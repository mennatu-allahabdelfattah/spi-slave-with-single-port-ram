==> flow/design.v <==
module spr_sync( clk , rst_n , rx_valid , din , tx_valid , dout );
parameter MEM_DEPTH = 256 ;
parameter ADDR_SIZE = 8 ;
input clk , rst_n , rx_valid ;
input [9:0] din ;
output reg tx_valid ;
output reg [7:0] dout ;
reg [7:0] mem [MEM_DEPTH-1:0] ;
reg [ADDR_SIZE-1:0] addr_wr , addr_rd ;
wire [1:0] command = din [9:8] ;
wire [7:0] data = din [7:0] ;
always @( posedge clk ) begin
    if (!rst_n) begin
        addr_wr <= 0 ;
        addr_rd <= 0 ;
        dout <= 0 ;
        tx_valid <= 0 ; 
    end
    else begin
        tx_valid <= 0 ;
        if (rx_valid) begin
            case (command)
                2'b00: addr_wr <= data ;
                2'b01: mem[addr_wr] <= data ;
                2'b10: addr_rd <= data ;
                default : begin
                    dout <= mem[addr_rd] ;
                    tx_valid <= 1 ;
                end      
            endcase
        end
    end
end
endmodule
module spi_slave ( clk , rst_n , SS_n , MOSI , tx_valid , tx_data , MISO , rx_valid , rx_data );
parameter IDLE = 3'b000 ; 
parameter CHK_CMD = 3'b001 ;
parameter WRITE = 3'b010 ;
parameter READ_ADDRESS = 3'b011 ;
parameter READ_DATA = 3'b100 ;
input clk , rst_n , SS_n , MOSI , tx_valid ;
input [7:0] tx_data ;
output reg MISO , rx_valid ;
output reg  [9:0] rx_data ;
reg [9:0] rx_data_reg;
reg [7:0] tx_data_reg ;
reg [3:0] count_write;
(* fsm_encoding = "gray" *) reg [2:0] cs, ns ;
reg [3:0] count_read;
reg read_address_is_done;
always @(*) begin
    case (cs)
        IDLE :  
            if (SS_n) begin
                ns = IDLE ;
            end
            else begin
                ns = CHK_CMD ;
            end
        CHK_CMD:
            if (SS_n) begin
                ns = IDLE ;
            end
            else begin
                if (MOSI == 0) begin
                    ns = WRITE ;
                end
                else begin
                    if (read_address_is_done) begin
                        ns = READ_DATA ;
                    end 
                    else begin
                        ns = READ_ADDRESS ;
                    end
                end
            end 
        WRITE:       
            if (SS_n) begin
                ns = IDLE ;
            end
            else begin
                ns = WRITE ;
            end
        READ_ADDRESS:       
            if (SS_n) begin
                ns = IDLE ;
            end
            else begin
                ns = READ_ADDRESS ;
            end  
        READ_DATA:       
            if (SS_n) begin
                ns = IDLE ;
            end
            else begin
                ns = READ_DATA ;
            end                    
        default:  ns = IDLE;
    endcase
end
always @(posedge clk) begin
    if (!rst_n) begin
        cs <= IDLE;
    end else begin
        cs <= ns;
    end
end
always @( posedge clk ) begin
    if (!rst_n) begin
        rx_data_reg <= 0;
        tx_data_reg <= 0;
        count_write <= 0;
        count_read <= 0;
        read_address_is_done <= 0;
        rx_data <= 0;
        rx_valid <= 0;
        MISO <= 0;
    end 
    else begin
        case (cs)
            WRITE: 
                if (count_write < 10 ) begin     
                    rx_data_reg <= {rx_data_reg[8:0], MOSI};
                    count_write <= count_write + 1 ;
                    rx_valid  <= 0 ;
                end 
                else begin
                    rx_data   <= rx_data_reg;
                    rx_valid  <= 1;
                    count_write <= 0;
                end
            READ_ADDRESS: 
                if (count_write < 10 ) begin     
                    rx_data_reg <= {rx_data_reg[8:0], MOSI};
                    count_write <= count_write + 1 ;
                    rx_valid  <= 0 ;
                end 
                else begin
                    rx_data   <= rx_data_reg;
                    rx_valid  <= 1;
                    count_write <= 0;
                    read_address_is_done <= 1 ;
                end
            READ_DATA: begin
    case (count_read)
        0: begin
            if (count_write < 10) begin
                rx_data_reg <= {rx_data_reg[8:0], MOSI};
                count_write <= count_write + 1;
                rx_valid <= 0;
            end else begin
                rx_data <= rx_data_reg;
                rx_valid <= 1;
                count_write <= 0;
                count_read <= 1;
            end
        end
        1: begin
            if (tx_valid) begin
                tx_data_reg <= tx_data;
                count_read <= 2;
            end
        end
        2,3,4,5,6,7,8,9: begin
            MISO <= tx_data_reg[7];
            tx_data_reg <= {tx_data_reg[6:0], 1'b0};
            count_read <= count_read + 1;
        end
        10: begin
            count_read <= 0;
            read_address_is_done <= 0;
        end
        default: begin
            count_read <= 0;
        end
    endcase
end
            default: begin
                rx_data_reg <= 0;
                tx_data_reg <= 0;
                count_write <= 0;
                count_read <= 0;
                rx_valid <= 0 ;
            end
        endcase
    end
end
endmodule
module project_2 ( clk , rst_n , SS_n , MOSI , MISO );
input clk , rst_n , SS_n , MOSI ;
output MISO ;
wire tx_valid , rx_valid ;
wire [7:0] tx_data ;
wire [9:0] rx_data ;
spi_slave slave ( clk , rst_n , SS_n , MOSI , tx_valid , tx_data , MISO , rx_valid , rx_data );
spr_sync ram ( clk , rst_n , rx_valid , rx_data , tx_valid , tx_data );
endmodule
======== Step by step through the tools: project_2 ========
Tool output for the design above, in the order of the flow.
Lines are those of the file above, counted from 1.
Library cell names are shortened.
The mark - stands for no value.
design
  design top .............................. project_2
  clock input ............................. clk
  cell library ............................ sky130hd
  library corner .......................... tt_025C_1v80

======== After elaboration ========
Yosys after proc, flatten, opt, wreduce and memory -nomap, before mapping. Memory bits, and registers merged into a memory's read port (data or address), are not among the register bits. Print and check cells are not counted. Equal cells are merged and count once.
Yosys's memory passes give these memory sizes; they may raise the number of words (mostly to a power of two), join words into wider ones and drop unused or constant bits.
storage and ports
  input bits .............................. 4
  bits in writable memories ............... 2048
  register bits after elaboration ......... 59
  output and inout bits ................... 1
  memories ................................ 1
  cells after elaboration ................. 98
  clocked read ports x word width ......... 8
memories
  memory   words  bits a word  rd ports  wr ports  line  text
  ram.mem  256    8            1         1         8     reg [7:0] mem [MEM_DEPTH-1:0] ;
operators by class
  equality and inequality tests ........... 22
  multiplexer cells ....................... 40
  reductions and logical operators ........ 18
  bitwise operators ....................... 2
  $add $sub $neg .......................... 2
  order comparisons ....................... 1
operator list
  operator                                              count
  two-way mux 8 bit                                     7
  parallel mux 10 bit (select 2 bit)                    2
  two-way mux 10 bit                                    4
  parallel mux 8 bit (select 2 bit)                     2
  equality test 4 x 3 -> 1 bit (second input constant)  4
  parallel mux 4 bit (select 2 bit)                     2
  two-way mux 4 bit                                     4
  parallel mux 3 bit (select 5 bit)                     1
  AND reduction 2 bit                                   6
  equality test 4 bit (second input constant)           3
  parallel mux 4 bit (select 3 bit)                     1
  two-way mux 3 bit                                     4
  AND reduction 3 bit                                   3
  two-way mux 1 bit                                     9
  adder 4 x 1 -> 4 bit (second input constant)          2
  equality test 4 x 2 -> 1 bit (second input constant)  2
  OR reduction 8 bit                                    1
  equality test 3 x 2 -> 1 bit (second input constant)  2
  != test 3 bit (second input constant)                 2
  != test 2 bit (second input constant)                 2
  equality test 4 x 1 -> 1 bit (second input constant)  1
  less-than comparator 4 bit (second input constant)    1
  logical NOT 4 bit                                     1
  parallel mux 1 bit (select 2 bit)                     2
  two-way mux 2 bit                                     2
  equality test 3 x 1 -> 1 bit (second input constant)  1
  != test 3 x 2 -> 1 bit (second input constant)        1
  equality test 3 bit (second input constant)           1
Not listed: further kinds 11, cells in them 12.

======== Logic depth ========
Longest topological path by Yosys (ltp), each cell counted once; first at word level (registers and memories cut), then after technology mapping (sequential cells cut; the memories' decode and read muxes count).
logic depth
  word-level depth ........................ 4
  ABC_AREA ................................ 0
  mapped depth ............................ 13

======== After synthesis ========
The flow's flattened synthesis, as Yosys stat reports it; memories are mapped. The netlist is that of the ABC_AREA named above (0 if unset); the other value can give another one.
synthesis totals
  sequential part of the area ............. 62880.3 µm²
  standard cells after synthesis .......... 4058
  mapped flip-flops ....................... 2117
  cell area after synthesis ............... 82514.1 µm²
  buffers ................................. 234
cell types
  type      count  area in all (µm²)
  edfxtp_1  2048   6.15E+04
  mux4_2    427    9.62E+03
  mux2i_1   266    2.66E+03
  dfxtp_1   69     1.38E+03
  nor2_1    353    1.33E+03
  o22ai_1   85     531.76
  nand2_1   127    476.707
  buf_6     40     450.432
  o221ai_1  47     411.645
  mux4_1    15     394.128
  buf_4     46     345.331
  clkbuf_1  80     300.288
  a21oi_1   50     250.24
  nor3_1    46     230.221
  buf_8     14     210.202
  a22oi_1   24     180.173
  buf_2     35     175.168
  nand3_1   33     165.158
Other cell types: 47; their cells: 253.
The figures by module come from a second, unflattened synthesis with its own total; it is not the netlist above.
second synthesis, totals
  cells (unflattened synthesis) ........... 4086
  area total of the unflattened synthesis .. 82806.9 µm²
Rows give one instance, submodules left out.
by module
  module     area (µm²)  seq. area (µm²)  cells  times used
  spr_sync   80888.8     61999.5          3901   1
  spi_slave  1918.1      880.8            185    1
  project_2  0.0         0.0              0      1

======== Path before layout ========
Source: OpenSTA report_checks on the synthesized netlist (no wires, ideal clock, input and output delay 20% of the period each), path of least setup slack; recovery checks are left aside. Register names are those of the netlist, which keeps one name where synthesis merged equal registers.
timing post-synthesis
  path type ............................... reg-to-reg
  start ................................... register slave.rx_data[0]
  end ..................................... memory ram.mem[0][0]
  launch time at the first pin ............ 0.000 ns
  period .................................. 4.98 ns
  stages on the path ...................... 1
  data arrival time ....................... 3.427 ns
  path delay .............................. 4.289 ns
  path slack .............................. 0.691 ns
  buffers on the path ..................... 0
  period reached after synthesis .......... 4.289 ns
"path delay" is the arrival time less input delay plus setup time.
"stages on the path": output pins that drive a net of the path, with the launching flip-flop's if there is one; two outputs of one cell count as two.
"period reached after synthesis" = period - worst setup slack (recovery checks aside). The figure is calculated, with input and output delays left at 20% of the set period.
The rows between start and end are the longest chain of elaborated cells between them; the timing report does not say that the signal goes this way. Where chains are equally long, one stands for them.
A line is the first line of the expression or statement that the cell stems from. Yosys adds cells for indexed reads and writes and turns some case tables into memories.
A register here has more assigning lines than the two given.
between the ends, post-synthesis
  path through ............................ dfxtp_1
  length of the longest elaborated chain .. 3
  elaborated cells on any way between the ends .. 3
  RTL lines with such cells ............... 3
  those cells by class .................... mux: 3
ends and longest elaborated chain, post-synthesis
  element            line  text
  start, declared    44    output reg  [9:0] rx_data ;
  start, assigned    128   rx_data   <= rx_data_reg;
  start, assigned    139   rx_data   <= rx_data_reg;
  two-way mux 8 bit  22    case (command)
  two-way mux 8 bit  21    if (rx_valid) begin
  two-way mux 8 bit  13    if (!rst_n) begin
  end, declared      8     reg [7:0] mem [MEM_DEPTH-1:0] ;

======== Timing after layout ========
From the final timing report of run 1: the path of least setup slack in the routed layout; clock arrival at registers is part of the times.
timing post-layout
  path type ............................... input-to-reg
  start ................................... input port rst_n
  end ..................................... memory ram.mem[204][0]
  data arrival time ....................... 4.87 ns
  input delay ............................. 1.25 ns
  stages on the path ...................... 7
  period .................................. 6.23 ns
  buffers on the path ..................... 2
  launch time at the first pin ............ 1.25 ns
  path slack .............................. 1.80 ns
The rows between start and end are the longest chain of elaborated cells between them; the timing report does not say that the signal goes this way. Where chains are equally long, one stands for them.
Only ways into the end's enable, where the timed path ends, are counted here.
between the ends, post-layout
  path through ............................ clkdlybuf4s50_1 nand2_1 or2_2 nor3_1 nand3_1 buf_4 nor2_1
  length of the longest elaborated chain .. 1
  elaborated cells on any way between the ends .. 2
  RTL lines with such cells ............... 1
  those cells by class .................... mux: 2
ends and longest elaborated chain, post-layout
  element            line  text
  start, declared    190   input clk , rst_n , SS_n , MOSI ;
  two-way mux 8 bit  13    if (!rst_n) begin
  end, declared      8     reg [7:0] mem [MEM_DEPTH-1:0] ;

--- measured runs ---
Measured results for project_2: 2 stored runs of the Yosys and OpenROAD flow on sky130hd. The settings differ; the order carries no meaning. The constraints put input and output delay at 20% of the set period each and load the outputs with 0.01 pF.
By "achieved clock period (ns)" is meant the clock period of the run minus its worst setup slack. This is arithmetic on one report: input and output delays are still those of the set period (20% each).
"worst setup path time (ns)" means the part of the period allowed to the worst setup path (the constraints hold back 20% at inputs and 20% at outputs) less its slack; where the path has registers, the arrival times of their clocks count too.
"finish__power__total" is the tool's figure for a default switching activity; nothing was simulated.

Flow files of run 1
==> flow/run.sh <==
#!/bin/bash
# the make line also repeats the synthesis and layout settings of config.mk as NAME=value (left out here)
make -C /OpenROAD-flow-scripts/flow DESIGN_CONFIG=/design/flow/config.mk WORK_HOME=/design/flow/orfs CLKGATE_MAP_FILE= finish
==> flow/config.mk <==
export PLATFORM = sky130hd
export DESIGN_NAME = project_2
export DESIGN_NICKNAME = project_2
export VERILOG_FILES = /design/flow/design.v
export SDC_FILE = /design/flow/constraint.sdc
export NUM_CORES = 4
export LEC_CHECK = 0
export CAP_MARGIN = 20
export CORE_MARGIN = 2
export CORE_UTILIZATION = 40
export SLEW_MARGIN = 20
==> flow/constraint.sdc <==
create_clock -name core_clock -period 6.23 [get_ports {clk}]
set_input_delay 1.2460 -clock core_clock [delete_from_list [all_inputs] [get_ports {clk}]]
set_output_delay 1.2460 -clock core_clock [all_outputs]
set_load 0.01 [all_outputs]

report of run 1
yosys chip area after synthesis (um^2): 82514.1
finish__design__die__area: 209933.0
finish__design__instance__utilization: 0.4496
finish__timing__setup__ws: 1.800
finish__power__total: 2.755e-02
achieved clock period (ns): 4.430
worst setup path time (ns): 3.18
worst setup path kind: input-to-reg

Flow files of run 2
==> flow/run.sh <==
#!/bin/bash
# the make line also repeats the synthesis and layout settings of config.mk as NAME=value (left out here)
make -C /OpenROAD-flow-scripts/flow DESIGN_CONFIG=/design/flow/config.mk WORK_HOME=/design/flow/orfs CLKGATE_MAP_FILE= finish
==> flow/config.mk <==
export PLATFORM = sky130hd
export DESIGN_NAME = project_2
export DESIGN_NICKNAME = project_2
export VERILOG_FILES = /design/flow/design.v
export SDC_FILE = /design/flow/constraint.sdc
export NUM_CORES = 4
export LEC_CHECK = 0
export CAP_MARGIN = 20
export CELL_PAD_IN_SITES_DETAIL_PLACEMENT = 2
export CORE_MARGIN = 2
export CORE_UTILIZATION = 48
export CTS_CLUSTER_DIAMETER = 76
export CTS_CLUSTER_SIZE = 47
export PLACE_DENSITY_LB_ADDON = 0.04
export SETUP_SLACK_MARGIN = 1.47
export SLEW_MARGIN = 20
export TNS_END_PERCENT = 35
==> flow/constraint.sdc <==
create_clock -name core_clock -period 6.0 [get_ports {clk}]
set_input_delay 1.2000 -clock core_clock [delete_from_list [all_inputs] [get_ports {clk}]]
set_output_delay 1.2000 -clock core_clock [all_outputs]
set_load 0.01 [all_outputs]

report of run 2
yosys chip area after synthesis (um^2): 82514.1
finish__design__die__area: 175239.0
finish__design__instance__utilization: 0.5231
finish__timing__setup__ws: 1.709
finish__power__total: 2.628e-02
achieved clock period (ns): 4.291
worst setup path time (ns): 3.09
worst setup path kind: input-to-reg
--- end ---
